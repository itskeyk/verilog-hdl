==> flow/design.v <==
module Top_level_module(
input nReset,Clock,Enable,
output [3:0]Co1,
output [3:0]Co10,
output [3:0]Co100
);
wire nexten1,nexten2,nexten3;
BCD_Counter BCD1(nReset,Clock,Enable,nexten1,Co1);
BCD_Counter BCD2(nReset,Clock,nexten1&Enable,nexten2,Co10);
BCD_Counter BCD3(nReset,Clock,nexten1&Enable&nexten2,nexten3,Co100);
endmodule
module BCD_Counter(
	input wire nRes, Clock, CntEn,
	output NextEn,
	output reg [3:0] Cout
);
always @(posedge Clock or negedge nRes) begin
	if (nRes == 0) begin
		Cout <= 4'b0000;
	end 
	else if (CntEn) begin
		if (Cout == 4'd9) begin
			Cout <= 4'b0000;  	
		end
		else begin
			Cout <= Cout + 4'b0001;
		end
	end
end
assign NextEn=(Cout == 4'd9)? 1'b1 : 1'b0;
endmodule
Reports on Top_level_module
Tool output for the design above, in the order of the flow.
Line numbers count from 1 in the design file above.
Operators carry their Yosys type and port widths (W data, S select, Z words).
Cell names lack the library's common part.
{"block": "inputs", "top": "Top_level_module", "clock": "Clock", "lib": "sky130hd", "lib_corner": "tt_025C_1v80"}

Word level
Source: Yosys, flattened and elaborated, memories not mapped. Widths are those after wreduce; folded enables and synchronous resets count as part of the registers. Registers that Yosys merges into a memory's read port (data or address) are not register bits. Print and check cells do not count. Equal cells are merged and count once.
{"block": "word_totals", "wordCells": 16, "in_bits": 3, "out_inout_bits": 12, "regBits": 12}
{"block": "op_classes", "add_sub_neg": 3, "bitwise": 2, "equal": 3, "muxes": 5}
{"block": "op_table", "cell": "$add A4 B1 Y4 const B", "n": 3}
{"block": "op_table", "cell": "$eq A4 B4 Y1 const B", "n": 3}
{"block": "op_table", "cell": "$mux W4", "n": 3}
{"block": "op_table", "cell": "$and A1 B1 Y1", "n": 2}
{"block": "op_table", "cell": "$mux W1", "n": 2}

Longest topological paths
Yosys ltp: most cells in a row. Word level: on the elaborated netlist, between registers, memories and ports. Mapped: between sequential cells and ports; inverters and the memories' decode and read muxes count.
{"block": "logic_depth", "depth_word": 4, "abc_area": 0, "mapped_depth": 4}

Netlist
Yosys stat after the flow's synthesis: flattened, memories mapped to cells. It holds for the ABC_AREA given above (unset counts as 0); a run with the other value may have another netlist.
{"block": "by_type", "cell_type": "dfrtp_1", "n": 12, "type_area_um2": 300.288}
{"block": "by_type", "cell_type": "nor2b_1", "n": 5, "type_area_um2": 31.28}
{"block": "by_type", "cell_type": "xnor2_1", "n": 3, "type_area_um2": 26.275}
{"block": "by_type", "cell_type": "xor2_1", "n": 3, "type_area_um2": 26.275}
{"block": "by_type", "cell_type": "nand3_1", "n": 5, "type_area_um2": 25.024}
{"block": "by_type", "cell_type": "nor4_4", "n": 1, "type_area_um2": 21.27}
{"block": "by_type", "cell_type": "nand2_1", "n": 5, "type_area_um2": 18.768}
{"block": "by_type", "cell_type": "and3b_1", "n": 2, "type_area_um2": 17.517}
{"block": "by_type", "cell_type": "a21o_1", "n": 2, "type_area_um2": 15.014}
{"block": "by_type", "cell_type": "mux2_1", "n": 1, "type_area_um2": 11.261}
{"block": "by_type", "cell_type": "and4b_1", "n": 1, "type_area_um2": 10.01}
{"block": "by_type", "cell_type": "nor3_1", "n": 2, "type_area_um2": 10.01}
{"block": "by_type", "cell_type": "nor4bb_1", "n": 1, "type_area_um2": 10.01}
{"block": "by_type", "cell_type": "o21ai_0", "n": 2, "type_area_um2": 10.01}
{"block": "by_type", "cell_type": "o41ai_1", "n": 1, "type_area_um2": 8.758}
{"block": "by_type", "cell_type": "or3b_1", "n": 1, "type_area_um2": 8.758}
{"block": "by_type", "cell_type": "or3b_2", "n": 1, "type_area_um2": 8.758}
{"block": "by_type", "cell_type": "nand3b_1", "n": 1, "type_area_um2": 7.507}
Not listed: further types 10, cells in them 11.
{"block": "synth_totals", "ff_cells": 12, "stdcells": 60, "n_buf": 1, "yosys_area_um2": 629.4, "seqArea_um2": 300.3}
By module: a second synthesis without flattening, with its own total; a netlist apart from the flattened one above.
{"block": "hier_totals", "cells_unflattened": 53, "hier_area_um2": 586.8}
Each row is one instance without its submodules.
{"block": "modules", "mod": "BCD_Counter", "seq_area_um2": 100.1, "cells": 17, "mod_area_um2": 191.4, "n_inst": 3}
{"block": "modules", "mod": "Top_level_module", "seq_area_um2": 0.0, "cells": 2, "mod_area_um2": 12.5, "n_inst": 1}

Worst setup path after synthesis
Source: OpenSTA report_checks on the synthesized netlist (no wires, ideal clock, input and output delay 20% of the period each), path of least setup slack; recovery checks are left aside. Register names are those of the netlist, which keeps one name where synthesis merged equal registers.
{"block": "synth_timing", "path_type": "register -> register", "from": "register BCD1.Cout[1]", "to": "register BCD3.Cout[3]", "driving_pins": 5, "required_time_ps": 1705, "n_path_buf": 1, "path_delay_ps": 1531, "launch_ps": 0, "slack_ps": 308, "clock_period_ps": 1840, "arrival_time_ps": 1396, "period_less_setup_slack_ps": 1532}
"path_delay_ps" is the arrival time less input delay plus setup time.
"driving_pins" counts driving pins, that of a launching flip-flop among them; a cell with two outputs on the path counts twice.
"period_less_setup_slack_ps" = period - worst setup slack (recovery checks aside). The figure is calculated, with input and output delays left at 20% of the set period.
The rows between start and end are the longest chain of elaborated cells between them; the timing report does not say that the signal goes this way. Where chains are equally long, one stands for them.
Each line given opens the expression or statement behind the cell; cells for indexed reads and writes are added by Yosys, which also makes memories of some case tables.
A register here has more assigning lines than the two given.
{"block": "synth_between", "path_cell_list": "dfrtp_1 -> or3b_1 -> buf_2 -> o41ai_1 -> nand3_1", "elab_chain_len": 4, "cone_cells": 4}
{"block": "synth_rtl", "element": "start, declared", "line": 15, "source": "output reg [3:0] Cout"}
{"block": "synth_rtl", "element": "start, assigned", "line": 19, "source": "Cout <= 4'b0000;"}
{"block": "synth_rtl", "element": "start, assigned", "line": 26, "source": "Cout <= Cout + 4'b0001;"}
{"block": "synth_rtl", "element": "$eq A4 B4 Y1", "line": 30, "source": "assign NextEn=(Cout == 4'd9)? 1'b1 : 1'b0;"}
{"block": "synth_rtl", "element": "$mux W1", "line": 30}
{"block": "synth_rtl", "element": "$and A1 B1 Y1 x2", "line": 10, "source": "BCD_Counter BCD3(nReset,Clock,nexten1&Enable&nexten2,nexten3,Co100);"}
{"block": "synth_rtl", "element": "end, assigned", "line": 19}
{"block": "synth_rtl", "element": "end, assigned", "line": 26}
{"block": "synth_rtl", "element": "end, declared", "line": 15}

Worst path after layout
From the final timing report of job 1: the path of least setup slack in the routed layout; clock arrival at registers is part of the times.
The path's times are printed in steps of 10 ps; the period is the one set.
{"block": "layout_timing", "path_type": "register -> output", "from": "register BCD2.Cout[1]", "to": "output port Co10[1]", "clock_period_ps": 2520, "driving_pins": 2, "arrival_time_ps": 1330, "required_time_ps": 2020, "n_path_buf": 1, "launch_ps": 260, "out_delay_ps": 500, "slack_ps": 690}
A register here has more assigning lines than the two given.
{"block": "layout_between", "path_cell_list": "dfrtp_1 -> clkdlybuf4s50_1", "elab_chain_len": 0, "cone_cells": 0, "cone_lines": 0}
{"block": "layout_rtl", "element": "start, declared", "line": 15, "source": "output reg [3:0] Cout"}
{"block": "layout_rtl", "element": "start, assigned", "line": 19, "source": "Cout <= 4'b0000;"}
{"block": "layout_rtl", "element": "start, assigned", "line": 26, "source": "Cout <= Cout + 4'b0001;"}
{"block": "layout_rtl", "element": "end, declared", "line": 4, "source": "output [3:0]Co10,"}

## Implementation results

Flow measurements of Top_level_module on sky130hd: 2 stored runs with different settings, listed in no order. Input and output delays are each 20% of the period that was set; the output load is 0.01 pF.
"period_less_ws_ps" is the run's clock period less its worst setup slack. It is reckoned from that one timing run; input and output delays stay at 20% of the period that was set.
"final_power_w" rests on the timing tool's default activity at the inputs, not on a simulated workload.

Job 1
==> flow/run.sh <==
#!/bin/bash
# the make line also repeats the synthesis and layout settings of config.mk as NAME=value (left out here)
make -C /OpenROAD-flow-scripts/flow DESIGN_CONFIG=/design/flow/config.mk WORK_HOME=/design/flow/orfs CLKGATE_MAP_FILE= finish
==> flow/config.mk <==
export PLATFORM = sky130hd
export DESIGN_NAME = Top_level_module
export DESIGN_NICKNAME = Top_level_module
export VERILOG_FILES = /design/flow/design.v
export SDC_FILE = /design/flow/constraint.sdc
export NUM_CORES = 4
export LEC_CHECK = 0
export ABC_AREA = 0
export CAP_MARGIN = 20
export CORE_MARGIN = 2
export CORE_UTILIZATION = 43
export GPL_ROUTABILITY_DRIVEN = 1
export MAX_ROUTING_LAYER = met5
export SLEW_MARGIN = 20
export TNS_END_PERCENT = 45
==> flow/constraint.sdc <==
create_clock -name core_clock -period 2.52 [get_ports {Clock}]
set_input_delay 0.5040 -clock core_clock [delete_from_list [all_inputs] [get_ports {Clock}]]
set_output_delay 0.5040 -clock core_clock [all_outputs]
set_load 0.01 [all_outputs]

==> results of job 1, as JSON <==
{
  "post_synth_area_um2": 629.4,
  "dieArea_um2": 1785.5,
  "fin_util_pct": 60.4,
  "ws_setup_ps": 689,
  "setup_tns_ps": 0,
  "final_power_w": 0.0008932,
  "period_less_ws_ps": 1831
}

Job 2
==> flow/run.sh <==
#!/bin/bash
# the make line also repeats the synthesis and layout settings of config.mk as NAME=value (left out here)
make -C /OpenROAD-flow-scripts/flow DESIGN_CONFIG=/design/flow/config.mk WORK_HOME=/design/flow/orfs CLKGATE_MAP_FILE= finish
==> flow/config.mk <==
export PLATFORM = sky130hd
export DESIGN_NAME = Top_level_module
export DESIGN_NICKNAME = Top_level_module
export VERILOG_FILES = /design/flow/design.v
export SDC_FILE = /design/flow/constraint.sdc
export NUM_CORES = 4
export LEC_CHECK = 0
export CAP_MARGIN = 20
export CORE_MARGIN = 2
export CORE_UTILIZATION = 40
export SLEW_MARGIN = 20
==> flow/constraint.sdc <==
create_clock -name core_clock -period 1.77 [get_ports {Clock}]
set_input_delay 0.3540 -clock core_clock [delete_from_list [all_inputs] [get_ports {Clock}]]
set_output_delay 0.3540 -clock core_clock [all_outputs]
set_load 0.01 [all_outputs]

==> results of job 2, as JSON <==
{
  "post_synth_area_um2": 629.4,
  "dieArea_um2": 1906.6,
  "fin_util_pct": 57.6,
  "ws_setup_ps": 79,
  "setup_tns_ps": 0,
  "final_power_w": 0.001382,
  "period_less_ws_ps": 1691
}
